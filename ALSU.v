==> flow/design.v <==
module ALSU (A,B,OPCODE,CIN,SERIAL_IN,DIRECTION,RED_OP_A,RED_OP_B,BYPASSA,BYPASSB,rst,clk,OUT,LEDS);
input [2:0] A,B,OPCODE;
input RED_OP_A,RED_OP_B,SERIAL_IN,DIRECTION,BYPASSA,BYPASSB,rst,clk,CIN;
 reg [2:0] A_Q,B_Q,OPCODE_Q;
 reg CIN_Q,SERIAL_IN_Q,DIRECTION_Q,RED_OP_A_Q,RED_OP_B_Q,BYPASSA_Q,BYPASSB_Q;
output reg [5:0]OUT;
output reg [15:0]LEDS;
parameter INPUT_PRIORITY="A";
parameter full_adder="ON";
wire invalid_Op_code;
wire invalid_Operaion_2;
wire invalid_Cases;
always @(posedge clk or posedge rst)    
begin
if (rst) begin
		A_Q<=0; B_Q<=0; OPCODE_Q<=0; CIN_Q<=0; SERIAL_IN_Q<=0; DIRECTION_Q<=0; 
		RED_OP_A_Q<=0; RED_OP_B_Q<=0;  BYPASSA_Q<=0; BYPASSB_Q<=0;
	end
	else begin
		A_Q<=A; B_Q<=B; OPCODE_Q<=OPCODE; CIN_Q<=CIN; SERIAL_IN_Q<=SERIAL_IN; DIRECTION_Q<=DIRECTION; 
		RED_OP_A_Q<=RED_OP_A; RED_OP_B_Q<=RED_OP_B;  BYPASSA_Q<=BYPASSA; BYPASSB_Q<=BYPASSB;
	end
end
assign  invalid_Op_code=OPCODE_Q[2]&OPCODE_Q[1];
assign invalid_Operaion_2=(OPCODE_Q[2]|OPCODE[1])&(RED_OP_A|RED_OP_B);
assign invalid_Cases=invalid_Op_code | invalid_Operaion_2;
always @(posedge clk or posedge rst)
 begin
	if (rst) 
        begin
		OUT=0; LEDS=0;
	end
	else if(invalid_Cases==1)
	begin
		OUT=0;
		LEDS=~LEDS;
	end
	else if((INPUT_PRIORITY=="A") &(BYPASSA_Q |BYPASSB_Q ))
	begin
		if(BYPASSA_Q)
		begin OUT=A_Q; LEDS=0; end 
		else if(BYPASSB_Q)
		begin OUT=B_Q; LEDS=0; end
	end
	else if((INPUT_PRIORITY=="B") &(BYPASSA_Q |BYPASSB_Q ))
	begin
		if(BYPASSB_Q)
		begin OUT=B_Q; LEDS=0; end
		else if(BYPASSA_Q)
		begin OUT=A_Q; LEDS=0; end
	end
	else 
	 begin
		case (OPCODE_Q)
		0: 
		begin 
			if(INPUT_PRIORITY=="A")
			 begin
				if(RED_OP_A_Q)
				begin	OUT=&A_Q; LEDS=0;  end
				else if(RED_OP_B_Q)
				begin OUT=&B_Q; LEDS=0;	   end
				else
				begin OUT=A_Q&B_Q;  LEDS=0; end
			end
			if(INPUT_PRIORITY=="B")
			begin 
				if(RED_OP_B_Q)
					begin OUT=&B_Q; LEDS=0;	end
				else if(RED_OP_B_Q)
					begin OUT=&A_Q; LEDS=0;	end
				else 
					begin OUT=A_Q&B_Q; LEDS=0; end
			end
		end
		1: 
		begin	
			if(INPUT_PRIORITY=="A")
			 begin
				if(RED_OP_A_Q)
				begin	OUT=^A_Q; LEDS=0;   end
				else if(RED_OP_B_Q)
				begin 	OUT=^B_Q; LEDS=0;    end
				else
				begin   OUT=A_Q^B_Q;  LEDS=0; end
			end
			if(INPUT_PRIORITY=="B")
			begin 
				if(RED_OP_B_Q)
					begin OUT=^B_Q; LEDS=0; end
				else if(RED_OP_B_Q)
					begin OUT=^A_Q; LEDS=0; end
				else
					begin OUT=A_Q^B_Q; LEDS=0; end
			end
		end
		2:
 		begin
 			if(full_adder=="ON")
 			begin OUT=A_Q+B_Q+CIN_Q; LEDS=0; end
 			else if (full_adder=="OFF")
 			begin OUT=A_Q+B_Q; LEDS=0; end
 		end
 		3:
 		begin
 			 OUT=A_Q*B_Q; LEDS=0;
 		end
 		4:
 		begin
 			if(DIRECTION_Q==1)
 				begin OUT<=OUT<<1; LEDS=0; end
 			else 
 				begin OUT<=OUT>>1; LEDS=0; end
 		end
 		5:
		begin
 			if(DIRECTION_Q==1)
 				begin OUT<={OUT[4:0],OUT[5]}; LEDS=0; end
 			else 
 				begin OUT<={OUT[0],OUT[5:1]}; LEDS=0; end
 		end
		endcase
	end
end
endmodule 
From RTL to reports: ALSU

Tool output for the design above, in the order of the flow.
Line numbers count from 1 in the design file above.
Operators carry their Yosys type and port widths (W data, S select, Z words).
Cell names lack the library's common part.
Not given: --

Top module: ALSU
Clock port: clk
Standard-cell library: sky130hd
Corner: tt_025C_1v80

Elaborated design

Source: Yosys, flattened and elaborated, memories not mapped. Widths are those after wreduce. Registers that Yosys merges into a memory's read port (data or address) are not register bits. Print and check cells do not count. Equal cells are merged and count once.

Bits in registers: 37
Elaborated cells: 55

$add $sub $neg: 2
Multiply operators: 1
Equal/unequal tests: 6
Multiplexer cells: 16
Bitwise operators: 9
Reduce/logical cells: 10

Operators with widths:

| operator             | count |
| $mux W16             | 5 |
| $pmux W6 S6          | 1 |
| $mux W6              | 6 |
| $mul A3 B3 Y6        | 1 |
| $not A16 Y16         | 1 |
| $mux W3              | 4 |
| $reduce_bool A8 Y1   | 1 |
| $eq A3 B2 Y1 const B | 2 |
| $eq A3 B3 Y1 const B | 2 |
| $reduce_and A3 Y1    | 2 |
| $reduce_xor A3 Y1    | 2 |
| $reduce_or A6 Y1     | 1 |
| $add A4 B1 Y5        | 1 |
| $or A1 B1 Y1         | 4 |
| $reduce_and A2 Y1    | 2 |
| $add A3 B3 Y4        | 1 |
| $ne A4 B4 Y1 const B | 1 |
| $eq A3 B1 Y1 const B | 1 |
| $and A3 B3 Y3        | 1 |
| $xor A3 B3 Y3        | 1 |
| $logic_not A3 Y1     | 1 |
| $reduce_bool A3 Y1   | 1 |
| $and A1 B1 Y1        | 2 |

Longest topological paths

Longest topological path by Yosys (ltp), each cell counted once; first at word level (registers and memories cut), then after technology mapping (sequential cells cut; the memories' decode and read muxes count).

Depth after elaboration: 6
ABC_AREA: 0
Gate-level depth with buffers: 9

Mapped cells and area

The flow's flattened synthesis, as Yosys stat reports it; memories are mapped. The netlist is that of the ABC_AREA named above (0 if unset); the other value can give another one.
Totals and module areas in this step are rounded.

Cell types:

| cell type | count | total area (um^2) |
| dfrtp_1   | 37    | 925.888 |
| ha_1      | 12    | 150.144 |
| nor2_1    | 21    | 78.826 |
| fa_1      | 3     | 60.058 |
| and2_1    | 8     | 50.048 |
| mux2i_1   | 5     | 50.048 |
| a21oi_1   | 9     | 45.043 |
| xnor2_1   | 4     | 35.034 |
| nor2b_1   | 5     | 31.28 |
| a21o_1    | 4     | 30.029 |
| nand2_1   | 8     | 30.029 |
| buf_2     | 5     | 25.024 |
| nor4b_4   | 1     | 23.773 |
| o21ai_0   | 4     | 20.019 |
| o22ai_1   | 3     | 18.768 |
| a311oi_1  | 2     | 17.517 |
| o32ai_1   | 2     | 17.517 |
| nand3_1   | 3     | 15.014 |

Other cell types: 20; their cells: 23.

Cells in the netlist: 159
Cell area after synthesis: 1800 um^2
Area of sequential cells: 930 um^2
Flip-flops: 37
Buffers: 6

Worst setup path after synthesis

Path of least setup slack by OpenSTA after synthesis, without wires, with an ideal clock, recovery checks aside; 20% of the period is set as input and as output delay. Where synthesis merged equal registers, the netlist keeps one of their names.

Kind: reg-to-reg
From: register A_Q[1]
To: register OUT[3]
Period: 2200 ps
Setup time: 66 ps
Launch time at the first pin: 0 ps
Arrival: 2104 ps
Data required time: 2134 ps
Setup slack: 30 ps
Path delay: 2170 ps
Stages on the path: 9
Synthesis period reached: 2170 ps

"path delay" = arrival - input delay + setup time.
"stages on the path": output pins that drive a net of the path, with the launching flip-flop's if there is one; two outputs of one cell count as two.
"synthesis period reached" = period - worst setup slack (recovery checks aside). The figure is calculated, with input and output delays left at 20% of the set period.
Between the ends stands the longest chain of elaborated cells between them, by number of cells; it is not shown to be the way that was timed. Of several equally long chains one is given.
A line is the first line of the expression or statement that the cell stems from. Yosys adds cells for indexed reads and writes and turns some case tables into memories.
A register here has more assigning lines than the two given.

Cells stage by stage: dfrtp_1 -> ha_1 -> xnor2_1 -> ha_1 -> ha_1 -> fa_1 -> nor2b_1 -> o32ai_1 -> and2_1
Cells in the longest elaborated chain: 5
Elaborated cells on any way between the ends: 6

Ends and longest elaborated chain, post-synthesis:

| what               | RTL line | source |
| start: declaration | 4        | `reg [2:0] A_Q,B_Q,OPCODE_Q;` |
| start: assignment  | 16       | `A_Q<=0; B_Q<=0; OPCODE_Q<=0; CIN_Q<=0; SERIAL_IN_Q<=0; DIRECTION_Q<=0;` |
| start: assignment  | 20       | `A_Q<=A; B_Q<=B; OPCODE_Q<=OPCODE; CIN_Q<=CIN; SERIAL_IN_Q<=SERIAL_IN; DIRECTION_Q<=DIRECTION;` |
| $add A3 B3 Y4      | 100      | `begin OUT=A_Q+B_Q+CIN_Q; LEDS=0; end` |
| $add A4 B1 Y5      | 100      |  |
| $pmux W6 S6        | 54       | `case (OPCODE_Q)` |
| $mux W6            | 38       | `else if((INPUT_PRIORITY=="A") &(BYPASSA_Q \|BYPASSB_Q ))` |
| $mux W6            | 33       | `else if(invalid_Cases==1)` |
| end: assignment    | 31       | `OUT=0; LEDS=0;` |
| end: assignment    | 35       | `OUT=0;` |
| end: declaration   | 6        | `output reg [5:0]OUT;` |

Timing after layout

Path of least setup slack in the final report of record 1 (OpenROAD, finished layout, wires in). Where an end is a register, its clock arrival counts in the times.
The report prints the path's times to 10 ps; the period is as set.

Kind: reg-to-reg
From: register B_Q[1]
To: register OUT[3]
Period: 2660 ps
Setup time: 60 ps
Launch time at the first pin: 290 ps
Arrival: 2400 ps
Data required time: 2890 ps
Setup slack: 490 ps
Stages on the path: 9

Between the ends stands the longest chain of elaborated cells between them, by number of cells; it is not shown to be the way that was timed. Of several equally long chains one is given.
A register here has more assigning lines than the two given.

Cells stage by stage: dfrtp_2 -> ha_4 -> xnor2_2 -> ha_1 -> ha_2 -> fa_1 -> nor2b_1 -> o32ai_1 -> and2_1
Cells in the longest elaborated chain: 5
Elaborated cells on any way between the ends: 6

Ends and longest elaborated chain, after layout:

| what               | RTL line | source |
| start: declaration | 4        | `reg [2:0] A_Q,B_Q,OPCODE_Q;` |
| start: assignment  | 16       | `A_Q<=0; B_Q<=0; OPCODE_Q<=0; CIN_Q<=0; SERIAL_IN_Q<=0; DIRECTION_Q<=0;` |
| start: assignment  | 20       | `A_Q<=A; B_Q<=B; OPCODE_Q<=OPCODE; CIN_Q<=CIN; SERIAL_IN_Q<=SERIAL_IN; DIRECTION_Q<=DIRECTION;` |
| $add A3 B3 Y4      | 100      | `begin OUT=A_Q+B_Q+CIN_Q; LEDS=0; end` |
| $add A4 B1 Y5      | 100      |  |
| $pmux W6 S6        | 54       | `case (OPCODE_Q)` |
| $mux W6            | 38       | `else if((INPUT_PRIORITY=="A") &(BYPASSA_Q \|BYPASSB_Q ))` |
| $mux W6            | 33       | `else if(invalid_Cases==1)` |
| end: assignment    | 31       | `OUT=0; LEDS=0;` |
| end: assignment    | 35       | `OUT=0;` |
| end: declaration   | 6        | `output reg [5:0]OUT;` |

FLOW RESULTS
============

Design ALSU on sky130hd. What follows are 2 stored runs of the flow, each under its own settings; their order means nothing. The constraints put input and output delay at 20% of the set period each and load the outputs with 0.01 pF.
"achieved period" means the clock period less the worst setup slack. The figure is calculated, with input and output delays left at 20% of the set period.
"allowed time less slack (worst setup path)" means the part of the period allowed to the worst setup path (the constraints hold back 20% at inputs and 20% at outputs) less its slack; where the path has registers, the arrival times of their clocks count too.
By "total power after layout" is meant OpenSTA's value without simulated activity: inputs other than the clock are taken to toggle once in ten clock periods, and the tool carries that through the logic.
"allowed time less slack (worst setup path)" is given in steps of 10 ps.
Results are given in rounded form.
Among the settings, -- means not set for that run.

| name                                            | record 1   | record 2   |
| period_ns                                       | 2.66       | 2.71       |
| CORE_UTILIZATION                                | 47         | 40         |
| SETUP_SLACK_MARGIN                              | 0.41       | --         |
| PLACE_DENSITY_LB_ADDON                          | 0.25       | --         |
| CORE_ASPECT_RATIO                               | 0.57       | --         |
| CELL_PAD_IN_SITES_GLOBAL_PLACEMENT              | 0          | --         |
| GPL_TIMING_DRIVEN                               | 0          | --         |
| GPL_ROUTABILITY_DRIVEN                          | 0          | --         |
| CAP_MARGIN                                      | 35         | 20         |
| MIN_ROUTING_LAYER                               | met2       | --         |
| MAX_ROUTING_LAYER                               | met4       | --         |
| CORE_MARGIN                                     | 2          | 2          |
| SLEW_MARGIN                                     | 20         | 20         |
| total negative slack on setup checks (ps)       | 0          | 0          |
| total power after layout (mW)                   | 1.3        | 1.4        |
| setup slack of the worst path (ps)              | 490        | 330        |
| achieved period (ps)                            | 2168       | 2383       |
| die size (um^2)                                 | 4300       | 5000       |
| worst hold slack in the final report (ps)       | 420        | 430        |
| utilization (%)                                 | 67         | 54         |
| allowed time less slack (worst setup path) (ps) | 2170       | 2380       |
| critical path type                              | reg-to-reg | reg-to-reg |
| standard-cell area of the final layout (um^2)   | 2400       | 2300       |
| post-synthesis cell area (um^2)                 | 1800       | 1800       |
